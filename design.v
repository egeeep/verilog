==> flow/design.v <==
module blram(clk, rst, i_we, i_addr, i_ram_data_in, o_ram_data_out);
parameter SIZE = 6;
parameter DEPTH = 64;
parameter TEST_CASE = 1;
input clk; 
input rst;
input i_we;
input [SIZE-1:0] i_addr;
input [9:0] i_ram_data_in;
output reg [9:0] o_ram_data_out;
reg [9:0] memory[0:DEPTH-1];
always @(posedge clk) begin
  o_ram_data_out <= #1 memory[i_addr[SIZE-1:0]];
  if (i_we)
        memory[i_addr[SIZE-1:0]] <= #1 i_ram_data_in;
end 
initial begin
    if(TEST_CASE == 1) begin
		memory[0] = 10'b0000110010;  
		memory[1] = 10'b0010110011;  
		memory[2] = 10'b0001110100;  
		memory[3] = 10'b1001000000;  
		memory[50] = 10'b0000000101;  
		memory[51] = 10'b0000001010;  
    end else if(TEST_CASE == 2) begin
		memory[0] = 10'b0000110010;  
		memory[1] = 10'b0100110011;  
		memory[2] = 10'b0001110100;  
		memory[3] = 10'b1001000000;  
		memory[50] = 10'b0000000101;  
		memory[51] = 10'b0000001010;  
    end else if(TEST_CASE == 3) begin
		memory[0]= 10'b0000110011;  
		memory[1]= 10'b0011110001;  
		memory[2]= 10'b0111001010;  
		memory[3]= 10'b0000110000;  
		memory[4]= 10'b0010110010;  
		memory[5]= 10'b0001110000;  
		memory[6]= 10'b0000110001;  
		memory[7]= 10'b0010101110;  
		memory[8]= 10'b0001110001;  
		memory[9]= 10'b0110000000;  
		memory[10]= 10'b0000110000;  
		memory[11]= 10'b0001110100;  
		memory[12]= 10'b1001000000; 
		memory[46]= 10'b1;  
		memory[48]= 10'b0;  
		memory[49]= 10'b0;  
		memory[50]= 10'b0000000101;  
		memory[51]= 10'b0000001010;  
    end
end 
endmodule
module avion_cpu #(
    parameter ADDRESS_WIDTH = 6,
    parameter DATA_WIDTH = 10
)(
    input clk, 
    input rst, 
    output reg [DATA_WIDTH-1:0] MDRIn, 
    output reg RAMWr, 
    output reg [ADDRESS_WIDTH-1:0] MAR, 
    input [DATA_WIDTH-1:0] MDROut, 
    output reg [5:0] PC
);
reg [DATA_WIDTH - 1:0] IR, IRNext;
reg [5:0] PCNext;
reg [9:0] ACC, ACCNext;
reg [2:0] state, stateNext;
always @(posedge clk) begin
    state <= #1 stateNext;
    PC    <= #1 PCNext;
    IR    <= #1 IRNext;
    ACC   <= #1 ACCNext;
end
always @(*) begin
    stateNext = state;
    PCNext    = PC;
    IRNext    = IR;
    ACCNext   = ACC;
    MAR       = 0;
    RAMWr     = 0;
    MDRIn     = 0;
    if (rst) begin
        stateNext = 0;
        PCNext    = 0;
        IRNext    = 0;
        ACCNext   = 0;
        MAR       = 0;
        RAMWr     = 0;
        MDRIn     = 0;
    end else begin
        case (state)
            0: begin
                MAR = PC;
                RAMWr = 0;
                stateNext = 1;
            end
            1: begin
                IRNext = MDROut;
                PCNext = PC + 1;
                stateNext = 2;
            end
            2: begin
                if (IR[9:6] < 6) begin
                    MAR = IR[5:0];
                    stateNext = 3;
                end else if (IR[9:6] == 6) begin
                    PCNext = IR[5:0];
                    stateNext = 0;
                end else if (IR[9:6] == 7) begin
                    if (ACC == 0)
                        PCNext = IR[5:0];
                    stateNext = 0;
                end else if (IR[9:6] == 8) begin
                    stateNext = 0;
                end else if (IR[9:6] == 9) begin
                    stateNext = 4;
                end
            end
            3: begin
                stateNext = 0;
                RAMWr = 0;
                MAR = 0;
                if (IR[9:6] == 0) begin
                    ACCNext = MDROut;
                end else if (IR[9:6] == 1) begin
                    MAR    = IR[5:0];
                    RAMWr  = 1;
                    MDRIn  = ACC;
                end else if (IR[9:6] == 2) begin
                    ACCNext = ACC + MDROut;
                end else if (IR[9:6] == 3) begin
                    ACCNext = ACC - MDROut;
                end else if (IR[9:6] == 4) begin
                    ACCNext = ACC * MDROut;
                end else if (IR[9:6] == 5) begin
                    if (MDROut != 0)
                        ACCNext = ACC / MDROut;
                    else
                        ACCNext = 0;
                end
            end
            4: begin
                stateNext = 4;  
            end
        endcase
    end
end
endmodule
* Tool chain data of avion_cpu
The steps from the RTL of avion_cpu to its reports follow in flow order.
Lines are those of the file above, counted from 1.
Cell names lack the library's common part.
The mark -- stands for no value.
- Design top :: avion_cpu
- Clock port :: clk
- Cell library :: sky130hd
- Library corner :: tt_025C_1v80

* Word level
Yosys after proc, flatten, opt, wreduce and memory -nomap, before mapping. Memory bits, and registers merged into a memory's read port (data or address), are not among the register bits. Print and check cells are not counted. Equal cells are merged and count once.
- Flip-flop bits (word level) :: 29
- Output and inout bits :: 23
- Word-level cells :: 69
- Bits of input ports :: 12
- $lt $le $gt $ge :: 1
- Divide/modulo/power cells :: 1
- Eq/ne operators :: 18
- Multiply operators :: 1
- Reduce/logical cells :: 10
- Add/sub/neg operators :: 3
- Multiplexer cells :: 31
** Operators with widths (number)
- 10-bit 2-to-1 mux :: 11
- 10-bit by 10-bit divider with 10-bit output :: 1
- 10-bit by 10-bit multiplier with 10-bit output :: 1
- 6-bit 2-to-1 mux :: 8
- 6-bit case mux with 3-bit select :: 1
- 4-bit by 3-bit equality test with 1-bit output with constant B :: 4
- 3-bit case mux with 5-bit select :: 1
- 3-bit 2-to-1 mux :: 5
- 6-bit case mux with 2-bit select :: 1
- 10-bit adder :: 1
- 10-bit subtractor :: 1
- 10-bit logical NOT :: 1
- 10-bit nonzero test :: 1
- 5-bit nonzero test :: 2
- 4-bit by 2-bit equality test with 1-bit output with constant B :: 2
- 4-bit equality test with constant B :: 2
- 3-bit by 2-bit equality test with 1-bit output with constant B :: 2
- 3-bit != test with constant B :: 2
- 6-bit by 1-bit adder with 6-bit output with constant B :: 1
- 6-bit != test with constant B :: 1
- 2-bit != test with constant B :: 2
- 4-bit by 1-bit equality test with 1-bit output with constant B :: 1
- 4-bit by 3-bit less-than comparator with 1-bit output with constant B :: 1
- 4-bit logical NOT :: 1
- 4-bit AND reduction :: 1
- 1-bit 2-to-1 mux :: 4
- 3-bit by 1-bit equality test with 1-bit output with constant B :: 1
- 3-bit equality test with constant B :: 1
Other operator kinds: 4; their cells: 4.

* Depth
Yosys ltp: most cells in a row. Word level: on the elaborated netlist, between registers, memories and ports. Mapped: between sequential cells and ports; inverters and the memories' decode and read muxes count.
- Depth in word-level cells :: 8
- ABC_AREA :: 0
- Mapped depth :: 67
- Mapped depth without buffers :: 65

* Synthesis result
The flow's flattened synthesis, as Yosys stat reports it; memories are mapped. The netlist is that of the ABC_AREA named above (0 if unset); the other value can give another one.
- Mapped area :: 0.0063048 mm²
- Sequential area :: 0.0006006 mm²
- Cell count :: 829
- Buffer cells :: 45
- Flip-flop cells :: 30
** Cells by type
- ha_1 :: number 101, area in all 1.26E+03 µm²
- dfxtp_1 :: number 30, area in all 600.576 µm²
- fa_1 :: number 24, area in all 480.461 µm²
- nor2_1 :: number 96, area in all 360.346 µm²
- xnor2_1 :: number 35, area in all 306.544 µm²
- inv_1 :: number 67, area in all 251.491 µm²
- nand2_1 :: number 63, area in all 236.477 µm²
- o21ai_0 :: number 41, area in all 205.197 µm²
- mux2_2 :: number 17, area in all 191.434 µm²
- a21oi_1 :: number 38, area in all 190.182 µm²
- clkbuf_1 :: number 39, area in all 146.39 µm²
- mux2i_1 :: number 14, area in all 140.134 µm²
- xor2_1 :: number 16, area in all 140.134 µm²
- nor3_1 :: number 24, area in all 120.115 µm²
- and2_1 :: number 17, area in all 106.352 µm²
- o21a_1 :: number 13, area in all 97.594 µm²
- a221oi_1 :: number 11, area in all 96.342 µm²
- a211oi_1 :: number 12, area in all 90.086 µm²
Not listed: further types 49, cells in them 171.

* Path before layout
Path of least setup slack by OpenSTA after synthesis, without wires, with an ideal clock, recovery checks aside; 20% of the period is set as input and as output delay. Where synthesis merged equal registers, the netlist keeps one of their names.
- Path type :: input port to flip-flop
- Start point :: in MDROut[9]
- End point :: reg ACC[0]
- Required time :: 21578 ps
- Path delay :: 13170 ps
- External input delay :: 4340 ps
- Path slack :: 4190 ps
- Buffers on the path :: 4
- Data arrival time :: 17388 ps
- Period :: 21700 ps
- Launch time at the first pin :: 4340 ps
- Stages on the path :: 60
- Setup time :: 122 ps
- Synthesis period reached :: 17510 ps
"path delay" = arrival - input delay + setup time.
"stages on the path" counts driving pins, that of a launching flip-flop among them; a cell with two outputs on the path counts twice.
"synthesis period reached" is the clock period less the worst setup slack; recovery checks do not enter. This is arithmetic on one report: input and output delays are still those of the set period (20% each).
Between the ends stands the longest chain of elaborated cells between them, by number of cells; it is not shown to be the way that was timed. Of several equally long chains one is given.
Each line given opens the expression or statement behind the cell; cells for indexed reads and writes are added by Yosys, which also makes memories of some case tables.
- Cells stage by stage :: clkbuf_1 > nor4_2 > nand4_1 > and2_1 > ha_1 > o21ai_0 > a2111oi_4 > a21oi_1 > ha_1 > o21a_1 > o22ai_1 > or2_2 > a21oi_1 > inv_1 > ha_1 > o21a_1 > o21a_1 > o31ai_1 > [... 24 more ...] > clkbuf_1 > nor2_1 > a21oi_1 > ha_1 > o21a_1 > o21a_1 > o2111ai_1 > nand3_1 > a31o_2 > buf_1 > mux2_2 > ha_1 > a21o_1 > a21o_1 > a21oi_1 > o211ai_1 > a311oi_1 > nor2_1
- Length of the longest elaborated chain :: 8
- Elaborated cells between the ends (all ways) :: 9
- Source lines of those cells :: 8
- Those cells by class :: 1 x div; 7 x mux; 1 x reduce/logical
** Ends and longest elaborated chain, after synthesis
- from (decl) :: RTL line 63 : input [DATA_WIDTH-1:0] MDROut,
- 10-bit by 10-bit divider with 10-bit output :: RTL line 139 : ACCNext = ACC / MDROut;
- 10-bit 2-to-1 mux :: RTL line 138 : if (MDROut != 0)
- 10-bit 2-to-1 mux :: RTL line 137 : end else if (IR[9:6] == 5) begin
- 10-bit 2-to-1 mux :: RTL line 135 : end else if (IR[9:6] == 4) begin
- 10-bit 2-to-1 mux :: RTL line 133 : end else if (IR[9:6] == 3) begin
- 10-bit 2-to-1 mux :: RTL line 131 : end else if (IR[9:6] == 2) begin
- 10-bit 2-to-1 mux :: RTL line 127 : end else if (IR[9:6] == 1) begin
- 10-bit 2-to-1 mux :: RTL line 125 : if (IR[9:6] == 0) begin
- to (assign) :: RTL line 74 : ACC   <= #1 ACCNext;
- to (decl) :: RTL line 68 : reg [9:0] ACC, ACCNext;

* Worst path after layout
Path of least setup slack in the final report of stored run 1 (OpenROAD, finished layout, wires in). Where an end is a register, its clock arrival counts in the times.
The report prints the path's times to 10 ps; the period is as set.
- Path type :: input port to flip-flop
- Start point :: in MDROut[9]
- End point :: reg ACC[0]
- Required time :: 13460 ps
- Buffers on the path :: 4
- Period :: 13300 ps
- Stages on the path :: 58
- Path slack :: -1180 ps
- External input delay :: 2660 ps
- Launch time at the first pin :: 2660 ps
- Data arrival time :: 14640 ps
- Setup time :: 110 ps
Between the ends stands the longest chain of elaborated cells between them, by number of cells; it is not shown to be the way that was timed. Of several equally long chains one is given.
- Cells stage by stage :: buf_8 > nor4_4 > buf_4 > nand4_1 > and2_4 > ha_4 > o21ai_4 > a2111oi_4 > buf_4 > nand3b_1 > nand2_2 > ha_4 > or3_4 > a211oi_4 > a31oi_4 > ha_4 > nor2_4 > nor4_4 > [... 22 more ...] > o31a_1 > o31a_4 > nor2_4 > a21oi_2 > ha_1 > o21a_1 > o21a_1 > o2111ai_2 > nand3_2 > a31o_4 > mux2_2 > o31ai_2 > ha_1 > a21o_1 > a21oi_2 > o211ai_1 > a311oi_1 > nor2_1
- Length of the longest elaborated chain :: 8
- Elaborated cells between the ends (all ways) :: 9
- Source lines of those cells :: 8
- Those cells by class :: 1 x div; 7 x mux; 1 x reduce/logical
** Ends and longest elaborated chain, after layout
- from (decl) :: RTL line 63 : input [DATA_WIDTH-1:0] MDROut,
- 10-bit by 10-bit divider with 10-bit output :: RTL line 139 : ACCNext = ACC / MDROut;
- 10-bit 2-to-1 mux :: RTL line 138 : if (MDROut != 0)
- 10-bit 2-to-1 mux :: RTL line 137 : end else if (IR[9:6] == 5) begin
- 10-bit 2-to-1 mux :: RTL line 135 : end else if (IR[9:6] == 4) begin
- 10-bit 2-to-1 mux :: RTL line 133 : end else if (IR[9:6] == 3) begin
- 10-bit 2-to-1 mux :: RTL line 131 : end else if (IR[9:6] == 2) begin
- 10-bit 2-to-1 mux :: RTL line 127 : end else if (IR[9:6] == 1) begin
- 10-bit 2-to-1 mux :: RTL line 125 : if (IR[9:6] == 0) begin
- to (assign) :: RTL line 74 : ACC   <= #1 ACCNext;
- to (decl) :: RTL line 68 : reg [9:0] ACC, ACCNext;

Memo
Re: implementation data of avion_cpu

Measured results for avion_cpu: 2 stored runs of the Yosys and OpenROAD flow on sky130hd. The settings differ; the order carries no meaning. The constraints put input and output delay at 20% of the set period each and load the outputs with 0.01 pF.
By "achieved period" is meant the clock period of the run minus its worst setup slack. This is arithmetic on one report: input and output delays are still those of the set period (20% each).
"overall power" rests on the timing tool's default activity at the inputs, not on a simulated workload.

** Stored run 1
- Settings :: period_ns=13.3; CAP_MARGIN=20; CORE_MARGIN=2; CORE_UTILIZATION=40; SLEW_MARGIN=20
- Chip area after synthesis (Yosys) :: 0.0063048 mm²
- Die footprint :: 0.0167819 mm²
- Final design utilization :: 59.1 %
- Smallest setup slack :: -1,181 ps
- Post-route setup TNS :: -1,922 ps
- Lowest hold slack :: 528 ps
- Overall power :: 445.1 uW
- Achieved period :: 14,481 ps

** Stored run 2
- Settings :: period_ns=20.7; CORE_UTILIZATION=15; SETUP_SLACK_MARGIN=3.24; PLACE_DENSITY_LB_ADDON=0.27; CELL_PAD_IN_SITES_GLOBAL_PLACEMENT=2; TNS_END_PERCENT=100; GPL_TIMING_DRIVEN=1; GPL_ROUTABILITY_DRIVEN=0; CAP_MARGIN=10; MIN_ROUTING_LAYER=met2; CORE_MARGIN=2; SLEW_MARGIN=20
- Chip area after synthesis (Yosys) :: 0.0063048 mm²
- Die footprint :: 0.0436873 mm²
- Final design utilization :: 20.0 %
- Smallest setup slack :: 3,844 ps
- Post-route setup TNS :: 0 ps
- Lowest hold slack :: 537 ps
- Overall power :: 277.2 uW
- Achieved period :: 16,856 ps
